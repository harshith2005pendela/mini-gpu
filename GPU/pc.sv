==> flow/design.v <==
`default_nettype none
`timescale 1ns/1ns
module pc #(
    parameter data_mem_data_bits = 8,
    parameter prog_mem_addr_bits = 8
) (
    input  logic clk,
    input  logic reset,
    input  logic enable,
    input  logic [2:0] core_state,
    input  logic [2:0] dec_nzp,
    input  logic [data_mem_data_bits-1:0] dec_imm,
    input  logic nzp_write_en,
    input  logic dec_pc_mux,
    input  logic [data_mem_data_bits-1:0] alu_out,
    input  logic [prog_mem_addr_bits-1:0] current_pc,
    output logic [prog_mem_addr_bits-1:0] next_pc
);
    logic [2:0] nzp_reg;
    always_ff @(posedge clk) begin
        if (reset) begin
            nzp_reg <= 3'b0;
            next_pc <= '0;   
        end
        else if (enable) begin
            if (core_state == 3'b110) begin
                if (nzp_write_en) begin
                    nzp_reg <= alu_out[2:0];
                end
                if (dec_pc_mux) begin
                    if ((nzp_reg & dec_nzp) != 0) begin
                        next_pc <= dec_imm;
                    end else begin
                        next_pc <= current_pc + 1'b1;  
                    end
                end else begin
                    next_pc <= current_pc + 1'b1;  
                end
            end
        end
    end
endmodule
Reports on pc

Tool output for the design above, in the order of the flow.
Line numbers count from 1 in the design file above.
Operators: Yosys type, input widths -> output width; for muxes data width and select width s.
Library cell names are shortened.
A cell with n/a has no value.

Design top: pc
Clock: clk
Standard-cell library: sky130hd
Corner: tt_025C_1v80

Word-level counts

Source: Yosys, flattened and elaborated, memories not mapped. Widths are those after wreduce. Registers that Yosys merges into a memory's read port (data or address) are not register bits. Print and check cells do not count. Equal cells are merged and count once.

$add $sub $neg: 1
Eq/ne operators: 1
Multiplexer cells: 2
Bitwise gates (word level): 1
Reductions and logical operators: 3

Operators by type and width:

| operator            | number |
| $reduce_bool 32->1  | 1 |
| $mux 8              | 2 |
| $add 8x1->8 const B | 1 |
| $eq 3x3->1 const B  | 1 |
| $and 3x3->3         | 1 |
| $reduce_and 3->1    | 1 |
| $reduce_and 2->1    | 1 |

Bits in registers: 11
Input bits: 35
Output and inout port bits: 8
Elaborated cells: 10

Longest topological paths

Depth = most cells in a row (Yosys ltp): at word level without a register or memory, in the mapped netlist without a sequential cell, where the memories' decode and read muxes count.

Word-level depth: 4
ABC_AREA: 0
Gate-level depth with buffers: 5
Depth with buffers taken out: 5

Mapped cells and area

Yosys stat after the flow's synthesis: flattened, memories mapped to cells. It holds for the ABC_AREA given above (unset counts as 0); a run with the other value may have another netlist.
The area totals of this step are shown rounded.

Mapped cells: 75
Chip area (Yosys): 596 µm²
Area of sequential cells: 220 µm²
Flip-flops: 11
Buffers: 3

Cells by type:

| type     | number | area in all (µm²) |
| dfxtp_1  | 11     | 220.211 |
| xnor2_1  | 5      | 43.792 |
| nand2_1  | 11     | 41.29 |
| nand3_1  | 6      | 30.029 |
| a21oi_1  | 5      | 25.024 |
| nand2b_1 | 4      | 25.024 |
| o21ai_1  | 4      | 20.019 |
| nor2_1   | 5      | 18.768 |
| a32oi_1  | 2      | 17.517 |
| a41oi_1  | 2      | 17.517 |
| o221ai_1 | 2      | 17.517 |
| a31oi_1  | 2      | 12.512 |
| and3_1   | 2      | 12.512 |
| ha_1     | 1      | 12.512 |
| a222oi_1 | 1      | 10.01 |
| and4b_1  | 1      | 10.01 |
| buf_2    | 2      | 10.01 |
| o21ai_0  | 2      | 10.01 |

Other cell types: 6; their cells: 7.

Timing after synthesis

OpenSTA on the mapped netlist: ideal clock, no wires. The path of least setup slack (recovery checks aside). Input and output delay are each 20% of the period. Register names are those of the netlist, which keeps one name where synthesis merged equal registers.

Kind: input to register
Start point: in dec_nzp[0]
End point: reg next_pc[2]
Period: 1530 ps
External input delay: 306 ps
Setup time: 128 ps
Launch time at the first pin: 306 ps
Data arrival time: 1231 ps
Data required time: 1402 ps
Path slack: 171 ps
Path delay: 1053 ps
Stages on the path: 5
Path buffers: 1
Synthesis period reached: 1359 ps

"path delay" = arrival - input delay + setup time.
"stages on the path" counts driving pins, that of a launching flip-flop among them; a cell with two outputs on the path counts twice.
"synthesis period reached" is the clock period less the worst setup slack; recovery checks do not enter. This is arithmetic on one report: input and output delays are still those of the set period (20% each).
The rows between start and end are the longest chain of elaborated cells between them; the timing report does not say that the signal goes this way. Where chains are equally long, one stands for them.
A line is the first line of the expression or statement that the cell stems from. Yosys adds cells for indexed reads and writes and turns some case tables into memories.
At most two assigning lines are given for a register; there are more.

Cells stage by stage: a222oi_1 > nor2b_1 > buf_2 > o221ai_1 > a21oi_1
Length of the longest elaborated chain: 4
Elaborated cells between the ends (all ways): 4
RTL lines with such cells: 2
Those cells by class: mux (2); logic (1); reduce/logical (1)

RTL lines, path post-synthesis:

| item               | line | text |
| from (decl)        | 11   | `input  logic [2:0] dec_nzp,` |
| $and 3x3->3        | 31   | `if ((nzp_reg & dec_nzp) != 0) begin` |
| $reduce_bool 32->1 | 31   |  |
| $mux 8             | 31   |  |
| $mux 8             | 30   | `if (dec_pc_mux) begin` |
| to (assign)        | 32   | `next_pc <= dec_imm;` |
| to (assign)        | 34   | `next_pc <= current_pc + 1'b1;` |
| to (decl)          | 17   | `output logic [prog_mem_addr_bits-1:0] next_pc` |

Worst path after layout

Path of least setup slack in the final report of flow run B (OpenROAD, finished layout, wires in). Where an end is a register, its clock arrival counts in the times.
The path's times are printed in steps of 10 ps; the period is the one set.

Kind: input to register
Start point: in dec_nzp[0]
End point: reg next_pc[1]
Period: 1650 ps
External input delay: 330 ps
Setup time: 70 ps
Launch time at the first pin: 330 ps
Data arrival time: 1680 ps
Data required time: 1810 ps
Path slack: 120 ps
Stages on the path: 7
Path buffers: 3

The rows between start and end are the longest chain of elaborated cells between them; the timing report does not say that the signal goes this way. Where chains are equally long, one stands for them.
At most two assigning lines are given for a register; there are more.

Cells stage by stage: clkdlybuf4s50_1 > a222oi_1 > buf_4 > nor2b_2 > buf_4 > nand2_1 > a31oi_1
Length of the longest elaborated chain: 4
Elaborated cells between the ends (all ways): 4
RTL lines with such cells: 2
Those cells by class: mux (2); logic (1); reduce/logical (1)

RTL lines, path after layout:

| item               | line | text |
| from (decl)        | 11   | `input  logic [2:0] dec_nzp,` |
| $and 3x3->3        | 31   | `if ((nzp_reg & dec_nzp) != 0) begin` |
| $reduce_bool 32->1 | 31   |  |
| $mux 8             | 31   |  |
| $mux 8             | 30   | `if (dec_pc_mux) begin` |
| to (assign)        | 32   | `next_pc <= dec_imm;` |
| to (assign)        | 34   | `next_pc <= current_pc + 1'b1;` |
| to (decl)          | 17   | `output logic [prog_mem_addr_bits-1:0] next_pc` |

==> runs of pc <==
Stored flow runs of pc (2 of them; Yosys, OpenROAD, sky130hd). They differ in their settings and are not a sequence. Constraints: input delay and output delay 20% of the set period each, output load 0.01 pF.
"clock period achieved": clock period set for the run, less the worst setup slack. It is reckoned from that one timing run; input and output delays stay at 20% of the period that was set.
Measured values are rounded.
A setting shown as n/a is not set for that run.
A result given as n/a is not shown for that run.

| item                                  | flow run A | flow run B |
| period_ns                             | 2.92       | 1.65       |
| CORE_UTILIZATION                      | 44         | 16         |
| SETUP_SLACK_MARGIN                    | 0.13       | n/a        |
| PLACE_DENSITY_LB_ADDON                | 0.27       | n/a        |
| CORE_MARGIN                           | 4          | 2          |
| CELL_PAD_IN_SITES_DETAIL_PLACEMENT    | 2          | n/a        |
| TNS_END_PERCENT                       | 5          | n/a        |
| CTS_CLUSTER_SIZE                      | 58         | n/a        |
| CTS_CLUSTER_DIAMETER                  | 157        | n/a        |
| CAP_MARGIN                            | 20         | 20         |
| SLEW_MARGIN                           | 10         | 20         |
| MIN_ROUTING_LAYER                     | met2       | n/a        |
| synthesized cell area (µm²)           | n/a        | 596        |
| die area (µm²)                        | n/a        | 4230       |
| standard-cell area after layout (µm²) | n/a        | 1130       |
| worst setup slack after layout (ps)   | n/a        | 124        |
| smallest hold slack (ps)              | n/a        | 458        |
| clock period achieved (ps)            | n/a        | 1526       |

Flow run A: unfinished; error DPL-0033 in placement

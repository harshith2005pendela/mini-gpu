==> flow/design.v <==
`default_nettype none
`timescale 1ns/1ns
module alu (
    input wire clk,                              
    input wire reset,                            
    input wire enable,                           
    input logic [2:0] core_state,                
    input logic [1:0] alu_op_code,    
    input logic dec_alu_out_mux,                 
    input logic [data_length-1:0] rs,            
    input logic [data_length-1:0] rt,            
    output logic [data_length-1:0] alu_out       
);
    localparam data_length = 8;                  
    localparam ADD = 2'b00,                      
               SUB = 2'b01,                      
               MUL = 2'b10,                      
               DIV = 2'b11;                      
    localparam EXECUTE_STAGE = 3'b101;          
	 logic [data_length-1:0] alu_result;         
    logic [2:0] nzp_flags;                       
    assign nzp_flags = { (rs < rt), (rs == rt), (rs > rt) };
    always_comb begin
        case (alu_op_code)  
            ADD: alu_result = rs + rt;                               
            SUB: alu_result = rs - rt;                               
            MUL: alu_result = rs * rt;                               
            DIV: alu_result = (rt != 0) ? (rs / rt) : {data_length{1'b1}};                  
            default: alu_result = {data_length{1'b0}};              
        endcase
    end
    always_ff @(posedge clk) begin
        if (reset) begin
            alu_out <= {data_length{1'b0}};
        end
        else if (enable && (core_state == EXECUTE_STAGE)) begin
            alu_out <= dec_alu_out_mux ? 
                       {{(data_length-3){1'b0}}, nzp_flags} :   
                       alu_result;                               
        end
    end
endmodule
**From RTL to reports: alu**

What the tools print for alu, step after step.
Lines are those of the file above, counted from 1.
Operators carry their Yosys type and port widths (W data, S select, Z words).
Cell names lack the library's common part.
The mark - stands for no value.

- Top: alu
- Clock input: clk
- Cell library: sky130hd
- Library corner: tt_025C_1v80

**Word level**

Source: Yosys, flattened and elaborated, memories not mapped. Widths are those after wreduce. Registers that Yosys merges into a memory's read port (data or address) are not register bits. Print and check cells do not count. Equal cells are merged and count once.

- Bits in registers: 8
- Input bits: 25
- Elaborated cells: 18

- $add $sub $neg: 2
- Multiply operators: 1
- Divide/modulo/power cells: 1
- Magnitude comparators: 2
- Eq/ne operators: 5
- Multiplexer cells: 3
- Reduce/logical cells: 3

Operators by type and width:

| operator | number |
|---|---|
| $div A8 B8 Y8 | 1 |
| $mul A8 B8 Y8 | 1 |
| $pmux W8 S4 | 1 |
| $mux W8 | 2 |
| $add A8 B8 Y8 | 1 |
| $sub A8 B8 Y8 | 1 |
| $gt A8 B8 Y1 | 1 |
| $lt A8 B8 Y1 | 1 |
| $eq A8 B8 Y1 | 1 |
| $reduce_bool A8 Y1 | 1 |
| $eq A2 B2 Y1 const B | 2 |
| $eq A3 B3 Y1 const B | 1 |
| $eq A2 B1 Y1 const B | 1 |
| $logic_not A2 Y1 | 1 |
| $logic_and A1 B1 Y1 | 1 |

**Depth**

Longest topological path by Yosys (ltp), each cell counted once; first at word level (registers and memories cut), then after technology mapping (sequential cells cut; the memories' decode and read muxes count).

- Depth after elaboration: 4
- ABC_AREA: 0
- Depth in mapped cells: 50

**Mapped cells and area**

Source: synth_stat.txt of the flow (Yosys; design flattened, memories mapped). It holds for the ABC_AREA given above (unset counts as 0); a run with the other value may have another netlist.

Cell types:

| cell type | number | total area (um^2) |
|---|---|---|
| ha_1 | 70 | 875.84 |
| fa_1 | 14 | 280.269 |
| xnor2_1 | 32 | 280.269 |
| inv_1 | 44 | 165.158 |
| dfxtp_1 | 8 | 160.154 |
| nand2_1 | 41 | 153.898 |
| a21oi_1 | 28 | 140.134 |
| nor2_1 | 37 | 138.883 |
| o21ai_0 | 22 | 110.106 |
| o21a_1 | 13 | 97.594 |
| a21o_1 | 12 | 90.086 |
| nor3_1 | 14 | 70.067 |
| and2_1 | 9 | 56.304 |
| nor2b_1 | 9 | 56.304 |
| mux2_2 | 4 | 45.043 |
| mux2_4 | 3 | 45.043 |
| a31oi_1 | 7 | 43.792 |
| xor2_1 | 5 | 43.792 |

Not listed: further types 45, cells in them 93.

- Cells in the netlist: 465
- Cell area after synthesis: 3617.2 um^2
- Flip-flops: 8
- Buffers: 14

**Timing after synthesis**

OpenSTA on the mapped netlist: ideal clock, no wires. The path of least setup slack (recovery checks aside). Input and output delay are each 20% of the period. Register names are those of the netlist, which keeps one name where synthesis merged equal registers.

- Path kind: in2reg
- Start: input rt[7]
- End: register alu_out[0]
- Period: 12.5 ns
- External input delay: 2.500 ns
- Time at the first pin: 2.500 ns
- Data arrival time: 12.199 ns
- Required time: 12.372 ns
- Setup slack: 0.173 ns
- Path delay: 9.827 ns
- Stages on the path: 43
- Synthesis period reached: 12.327 ns

"path delay" = arrival - input delay + setup time.
"stages on the path" counts driving pins, that of a launching flip-flop among them; a cell with two outputs on the path counts twice.
"synthesis period reached" is the clock period less the worst setup slack; recovery checks do not enter. This is arithmetic on one report: input and output delays are still those of the set period (20% each).
Between the ends stands the longest chain of elaborated cells between them, by number of cells; it is not shown to be the way that was timed. Of several equally long chains one is given.
A line is the first line of the expression or statement that the cell stems from. Yosys adds cells for indexed reads and writes and turns some case tables into memories.

- Cells stage by stage: buf_6 -> nor3_1 -> and2_1 -> a21oi_1 -> ha_1 -> o21ai_0 -> a2111oi_4 -> a211oi_1 -> or2_2 -> ha_1 -> and2_1 -> a41o_1 -> o21a_4 -> o31ai_2 -> ha_1 -> a21o_1 -> o21a_1 -> o21ai_0 -> [7 not listed] -> a21o_1 -> o21a_1 -> o21a_1 -> buf_6 -> mux2_2 -> ha_1 -> o21ai_0 -> a22oi_1 -> a31oi_1 -> o22ai_1 -> clkbuf_8 -> mux2_2 -> ha_1 -> a21o_1 -> a21oi_1 -> o21ai_0 -> a211oi_1 -> o22ai_1
- Length of the longest elaborated chain: 4
- Elaborated cells between the ends (all ways): 6
- Those cells by class: div (1); compare (1); mux (3); reduce/logical (1)

RTL lines, path post-synthesis:

| what | line | RTL |
|---|---|---|
| from (decl) | 11 | `input logic [data_length-1:0] rt,` |
| $div A8 B8 Y8 | 28 | `DIV: alu_result = (rt != 0) ? (rs / rt) : {data_length{1'b1}};` |
| $mux W8 | 28 |  |
| $pmux W8 S4 | 24 | `case (alu_op_code)` |
| $mux W8 | 37 | `alu_out <= dec_alu_out_mux ?` |
| to (assign) | 34 | `alu_out <= {data_length{1'b0}};` |
| to (assign) | 37 |  |
| to (decl) | 12 | `output logic [data_length-1:0] alu_out` |

**Timing after layout**

From the final timing report of entry B: the path of least setup slack in the routed layout; clock arrival at registers is part of the times.

- Path kind: in2reg
- Start: input rt[6]
- End: register alu_out[0]
- Period: 14.7 ns
- External input delay: 2.94 ns
- Time at the first pin: 2.94 ns
- Data arrival time: 13.90 ns
- Required time: 14.81 ns
- Setup slack: 0.91 ns
- Stages on the path: 46

Between the ends stands the longest chain of elaborated cells between them, by number of cells; it is not shown to be the way that was timed. Of several equally long chains one is given.

- Cells stage by stage: clkdlybuf4s50_1 -> nor3_1 -> and2_1 -> a21oi_1 -> ha_1 -> o21ai_0 -> a2111oi_4 -> a211oi_1 -> or2_2 -> ha_1 -> and2_1 -> a41o_1 -> o21a_4 -> o31ai_2 -> ha_1 -> a21o_1 -> o21a_1 -> o21ai_0 -> [10 not listed] -> a21oi_1 -> o21a_1 -> o21a_1 -> mux2_2 -> ha_1 -> o21ai_0 -> a22oi_1 -> a31oi_1 -> o22ai_2 -> nor2_1 -> a21oi_1 -> ha_1 -> a21o_1 -> a21o_1 -> a21oi_1 -> o21ai_0 -> a211oi_1 -> o22ai_1
- Length of the longest elaborated chain: 4
- Elaborated cells between the ends (all ways): 6
- Those cells by class: div (1); compare (1); mux (3); reduce/logical (1)

RTL lines, path post-layout:

| what | line | RTL |
|---|---|---|
| from (decl) | 11 | `input logic [data_length-1:0] rt,` |
| $div A8 B8 Y8 | 28 | `DIV: alu_result = (rt != 0) ? (rs / rt) : {data_length{1'b1}};` |
| $mux W8 | 28 |  |
| $pmux W8 S4 | 24 | `case (alu_op_code)` |
| $mux W8 | 37 | `alu_out <= dec_alu_out_mux ?` |
| to (assign) | 34 | `alu_out <= {data_length{1'b0}};` |
| to (assign) | 37 |  |
| to (decl) | 12 | `output logic [data_length-1:0] alu_out` |

Subject: flow runs of alu

Hi,

Record of 2 stored runs of the RTL-to-layout flow on alu, platform sky130hd. The runs are unordered. Constraints: input delay and output delay 20% of the set period each, output load 0.01 pF.
"clock period achieved" = clock period - worst setup slack. The figure is calculated, with input and output delays left at 20% of the set period.
"worst setup path time" is the time allowed to the run's worst setup path (the clock period less input and output delay, where it has them) less its slack. Clock arrival times count: a late capture clock shortens it, a late launch clock lengthens it.
By "total design power" is meant OpenSTA's value without simulated activity: inputs other than the clock are taken to toggle once in ten clock periods, and the tool carries that through the logic.
Settings: . = not set for that run.
Results: . = not shown.

| name | entry A | entry B |
|---|---|---|
| period_ns | 14.7 | 14.7 |
| CORE_UTILIZATION | 42 | 18 |
| SETUP_SLACK_MARGIN | 4.34 | . |
| PLACE_DENSITY_LB_ADDON | 0.03 | . |
| HOLD_SLACK_MARGIN | 0.12 | . |
| CELL_PAD_IN_SITES_GLOBAL_PLACEMENT | 3 | . |
| CELL_PAD_IN_SITES_DETAIL_PLACEMENT | 2 | . |
| ABC_AREA | 0 | . |
| GPL_ROUTABILITY_DRIVEN | 1 | . |
| CAP_MARGIN | 0 | 20 |
| MAX_ROUTING_LAYER | met5 | . |
| CORE_MARGIN | 2 | 2 |
| SLEW_MARGIN | 20 | 20 |
| worst setup path time (ns) | . | 10.85 |
| worst setup path type | . | in2reg |
| setup slack of the critical path (ns) | . | 0.909 |
| cell area after synthesis (um^2) | . | 3617.2 |
| total negative slack (ns) | . | 0.000 |
| total design power (W) | . | 0.0002602 |
| clock period achieved (ns) | . | 13.791 |
| standard-cell area after layout (um^2) | . | 4327.9 |
| lowest hold slack (ns) | . | 0.458 |
| die area (um^2) | . | 21246.0 |
| utilization in the final report (%) | . | 22.1 |

Entry A: did not finish, placement stopped with FLW-0024

Regards

==> flow/design.v <==
`default_nettype none
`timescale 1ns/1ns
module lsu #(
    parameter data_length = 8
) (
    input  logic clk,
    input  logic reset,
    input  logic enable,
    input  logic [2:0] core_state,
    input  logic dec_mem_read_en,
    input  logic dec_mem_write_en,
    input  logic [data_length-1:0] rs,
    input  logic [data_length-1:0] rt,
    input  logic mem_get_read,
    output logic [data_length-1:0] mem_read_address,
    output logic mem_ask_read,
    input  logic [data_length-1:0] mem_read_data,
    input  logic mem_get_write,
    output logic [data_length-1:0] mem_write_address,
    output logic mem_ask_write,
    output logic [data_length-1:0] mem_write_data,
    output logic [1:0] lsu_state,
    output logic [data_length-1:0] lsu_out
);
    typedef enum logic [1:0] {
        IDLE       = 2'b00,
        REQUESTING = 2'b01,
        WAITING    = 2'b10,
        DONE       = 2'b11
    } state_t;
    state_t lsu_state_internal;
    assign lsu_state = lsu_state_internal;
    always_ff @(posedge clk) begin
        if (reset) begin
            lsu_state_internal <= IDLE;
            lsu_out            <= '0;
            mem_ask_read       <= 1'b0;
            mem_read_address   <= '0;
            mem_ask_write      <= 1'b0;
            mem_write_address  <= '0;
            mem_write_data     <= '0;
        end
        else if (enable) begin
            mem_ask_read  <= 1'b0;
            mem_ask_write <= 1'b0;
            case (lsu_state_internal)
                IDLE: begin
                    if (core_state == 3'b011) begin   
                        lsu_state_internal <= REQUESTING;
                    end
                end
                REQUESTING: begin
                    if (dec_mem_read_en) begin
                        lsu_state_internal <= WAITING;
                        mem_ask_read     <= 1'b1;
                        mem_read_address <= rs;
                    end
                    else if (dec_mem_write_en) begin
                        lsu_state_internal <= WAITING;
                        mem_ask_write     <= 1'b1;
                        mem_write_address <= rs;
                        mem_write_data    <= rt;
                    end
                end
                WAITING: begin
                    if (dec_mem_read_en && mem_get_read) begin
                        lsu_out           <= mem_read_data;
                        lsu_state_internal <= DONE;
                    end
                    else if (dec_mem_write_en && mem_get_write) begin
                        lsu_state_internal <= DONE;
                    end
                end
                DONE: begin
                    if (core_state == 3'b110) begin   
                        lsu_state_internal <= IDLE;
                    end
                end
            endcase
        end
    end
endmodule
Tool chain data of lsu
Tool output for the design above, in the order of the flow.
Lines are those of the file above, counted from 1.
Library cell names are shortened.
A cell with - has no value.
Set-up
  top module: lsu
  clock input: clk
  library: sky130hd
  library corner: tt_025C_1v80

Elaborated design
Yosys after proc, flatten, opt, wreduce and memory -nomap, before mapping. Memory bits, and registers merged into a memory's read port (data or address), are not among the register bits. Print and check cells are not counted. Equal cells are merged and count once.
Bit counts
  flip-flop bits (word level): 36
  bits in latches: 0
  bits in writable memories: 0
  ROM bits: 0
  clocked read ports x word width: 0
  memories: 0
  input bits: 34
  output and inout bits: 36
  cells after elaboration: 37
Operators by class
  add/sub/neg operators: 0
  multipliers: 0
  divide/modulo/power cells: 0
  order comparisons: 0
  eq/ne operators: 9
  shift operators: 0
  mux-type cells: 12
  bitwise operators: 1
  reductions and logical operators: 8
Operators with widths (count)
  2-bit two-way mux: 6
  2-bit case mux with 4-bit select: 1
  3-bit inequality test with constant B: 2
  3-bit AND reduction: 2
  6-bit AND reduction: 1
  1-bit two-way mux: 5
  2-bit == test with constant B: 2
  2-bit inequality test with constant B: 2
  4-bit AND reduction: 1
  4-bit nonzero test: 1
  3-bit by 2-bit == test with 1-bit output with constant B: 1
  3-bit == test with constant B: 1
  1-bit logical AND: 2
  2-bit by 1-bit == test with 1-bit output with constant B: 1
  2-bit zero test: 1
  1-bit NOT: 1

Depth
Depth = most cells in a row (Yosys ltp): at word level without a register or memory, in the mapped netlist without a sequential cell, where the memories' decode and read muxes count.
Logic depth
  depth in word-level cells: 4
  ABC_AREA: 0
  depth in mapped cells: 7
  depth with buffers taken out: 6

Netlist
Source: synth_stat.txt of the flow (Yosys; design flattened, memories mapped). It holds for the ABC_AREA given above (unset counts as 0); a run with the other value may have another netlist.
Synthesis totals
  mapped cells: 174
  chip area (Yosys): 1415.1 um^2
  area of sequential cells: 720.7 um^2
  mapped flip-flops: 36
  buffer cells: 9
Cells by type
  dfxtp_1: count 36, total area 720.691 um^2
  nand2_1: count 65, total area 243.984 um^2
  a21oi_1: count 35, total area 175.168 um^2
  ha_1: count 4, total area 50.048 um^2
  a221oi_4: count 1, total area 26.275 um^2
  nor2_1: count 7, total area 26.275 um^2
  nand4_1: count 3, total area 18.768 um^2
  buf_2: count 3, total area 15.014 um^2
  clkbuf_1: count 4, total area 15.014 um^2
  nor3b_2: count 1, total area 12.512 um^2
  buf_6: count 1, total area 11.261 um^2
  inv_1: count 3, total area 11.261 um^2
  a311o_1: count 1, total area 10.01 um^2
  and4b_1: count 1, total area 10.01 um^2
  nor4bb_1: count 1, total area 10.01 um^2
  a31o_1: count 1, total area 8.758 um^2
  and4_1: count 1, total area 8.758 um^2
  nand4b_1: count 1, total area 8.758 um^2
Not listed: further types 5, cells in them 5.

Path before layout
Path of least setup slack by OpenSTA after synthesis, without wires, with an ideal clock, recovery checks aside; 20% of the period is set as input and as output delay. Where synthesis merged equal registers, the netlist keeps one of their names.
Timing path post-synthesis
  path type: reg-to-reg
  from: reg lsu_state_internal[1]
  to: reg mem_ask_write
  clock period: 1.41 ns
  library setup time: 0.128 ns
  time at the first pin: 0.000 ns
  arrival time: 1.340 ns
  required time: 1.282 ns
  path slack: -0.058 ns
  delay of the path: 1.468 ns
  stages on the path: 8
  path buffers: 2
  period reached after synthesis: 1.468 ns
"delay of the path" = arrival - input delay + setup time.
"stages on the path": output pins that drive a net of the path, with the launching flip-flop's if there is one; two outputs of one cell count as two.
"period reached after synthesis" = period - worst setup slack (recovery checks aside). The figure is calculated, with input and output delays left at 20% of the set period.
Between the ends stands the longest chain of elaborated cells between them, by number of cells; it is not shown to be the way that was timed. Of several equally long chains one is given.
A line is the first line of the expression or statement that the cell stems from. Yosys adds cells for indexed reads and writes and turns some case tables into memories.
At most two assigning lines are given for a register; there are more.
Between the ends, post-synthesis
  cells stage by stage: dfxtp_1 -> inv_1 -> ha_1 -> and4b_1 -> buf_4 -> buf_6 -> a21oi_1 -> nor2_1
  cells in the longest elaborated chain: 2
  elaborated cells between the ends (all ways): 2
  RTL lines with such cells: 1
  those cells by class: 1 x eq/ne; 1 x mux
Ends and longest elaborated chain, post-synthesis
  from (decl): RTL line 31  | state_t lsu_state_internal;
  from (assign): RTL line 35  | lsu_state_internal <= IDLE;
  from (assign): RTL line 49  | lsu_state_internal <= REQUESTING;
  2-bit by 1-bit == test with 1-bit output: RTL line 46  | case (lsu_state_internal)
  1-bit two-way mux: RTL line 46
  to (assign): RTL line 39  | mem_ask_write      <= 1'b0;
  to (assign): RTL line 45  | mem_ask_write <= 1'b0;
  to (decl): RTL line 20  | output logic mem_ask_write,

Worst path after layout
Path of least setup slack in the final report of flow run A (OpenROAD, finished layout, wires in). Where an end is a register, its clock arrival counts in the times.
Timing path after layout
  path type: reg-to-output
  from: reg lsu_state_internal[0]
  to: out lsu_state[0]
  clock period: 2.4 ns
  output delay: 0.48 ns
  time at the first pin: 0.32 ns
  arrival time: 1.30 ns
  required time: 1.92 ns
  path slack: 0.62 ns
  stages on the path: 2
  path buffers: 1
At most two assigning lines are given for a register; there are more.
Between the ends, after layout
  cells stage by stage: dfxtp_1 -> clkdlybuf4s50_1
  cells in the longest elaborated chain: 0
  elaborated cells between the ends (all ways): 0
  RTL lines with such cells: 0
Ends and longest elaborated chain, after layout
  from (decl): RTL line 31  | state_t lsu_state_internal;
  from (assign): RTL line 35  | lsu_state_internal <= IDLE;
  from (assign): RTL line 49  | lsu_state_internal <= REQUESTING;
  to (decl): RTL line 22  | output logic [1:0] lsu_state,

Memo
Re: implementation data of lsu

Below are 2 stored runs of the flow (Yosys, OpenROAD; platform sky130hd) on lsu, each with its settings and what was measured, unordered. Constraints: input delay and output delay 20% of the set period each, output load 0.01 pF.
"achieved clock period" = clock period - worst setup slack. The figure is calculated, with input and output delays left at 20% of the set period.
By "worst setup path time" is meant the share of the clock period that the worst setup path is allowed (20% is reserved at inputs, 20% at outputs), minus its slack. Clock arrival times at its registers enter into it.
"power": no workload was simulated; the value follows from the tool's default switching activity.

Flow run A
==> flow/run.sh <==
#!/bin/bash
# the make line also repeats the synthesis and layout settings of config.mk as NAME=value (left out here)
make -C /OpenROAD-flow-scripts/flow DESIGN_CONFIG=/design/flow/config.mk WORK_HOME=/design/flow/orfs CLKGATE_MAP_FILE= finish
==> flow/config.mk <==
export PLATFORM = sky130hd
export DESIGN_NAME = lsu
export DESIGN_NICKNAME = lsu
export VERILOG_FILES = /design/flow/design.v
export SDC_FILE = /design/flow/constraint.sdc
export NUM_CORES = 4
export LEC_CHECK = 0
export CAP_MARGIN = 20
export CORE_MARGIN = 2
export CORE_UTILIZATION = 40
export SLEW_MARGIN = 20
==> flow/constraint.sdc <==
create_clock -name core_clock -period 2.4 [get_ports {clk}]
set_input_delay 0.4800 -clock core_clock [delete_from_list [all_inputs] [get_ports {clk}]]
set_output_delay 0.4800 -clock core_clock [all_outputs]
set_load 0.01 [all_outputs]

==> results of flow run A <==
chip area after synthesis (Yosys): 1415.1 um^2
die area: 4029.7 um^2
standard-cell area of the final layout: 2205.9 um^2
utilization: 0.656
worst setup slack after layout: 0.621 ns
total negative slack: 0.000 ns
worst hold slack: 0.459 ns
power: 0.001159 W
achieved clock period: 1.779 ns
worst setup path time: 1.30 ns
worst setup path kind: reg-to-output

Flow run B
==> flow/run.sh <==
#!/bin/bash
# the make line also repeats the synthesis and layout settings of config.mk as NAME=value (left out here)
make -C /OpenROAD-flow-scripts/flow DESIGN_CONFIG=/design/flow/config.mk WORK_HOME=/design/flow/orfs CLKGATE_MAP_FILE= finish
==> flow/config.mk <==
export PLATFORM = sky130hd
export DESIGN_NAME = lsu
export DESIGN_NICKNAME = lsu
export VERILOG_FILES = /design/flow/design.v
export SDC_FILE = /design/flow/constraint.sdc
export NUM_CORES = 4
export LEC_CHECK = 0
export CAP_MARGIN = 30
export CORE_MARGIN = 8
export CORE_UTILIZATION = 34
export CTS_CLUSTER_DIAMETER = 284
export GPL_ROUTABILITY_DRIVEN = 0
export GPL_TIMING_DRIVEN = 0
export HOLD_SLACK_MARGIN = 0.26
export MAX_ROUTING_LAYER = met4
export MIN_ROUTING_LAYER = met1
export PLACE_DENSITY = 0.63
export SETUP_SLACK_MARGIN = 0.41
export SLEW_MARGIN = 20
export TNS_END_PERCENT = 90
==> flow/constraint.sdc <==
create_clock -name core_clock -period 1.59 [get_ports {clk}]
set_input_delay 0.3180 -clock core_clock [delete_from_list [all_inputs] [get_ports {clk}]]
set_output_delay 0.3180 -clock core_clock [all_outputs]
set_load 0.01 [all_outputs]

==> results of flow run B <==
chip area after synthesis (Yosys): 1415.1 um^2
die area: 6482.7 um^2
standard-cell area of the final layout: 2553.7 um^2
utilization: 0.638
worst setup slack after layout: 0.133 ns
total negative slack: 0.000 ns
worst hold slack: 0.454 ns
power: 0.001907 W
achieved clock period: 1.457 ns
worst setup path time: 1.46 ns
worst setup path kind: reg-to-reg
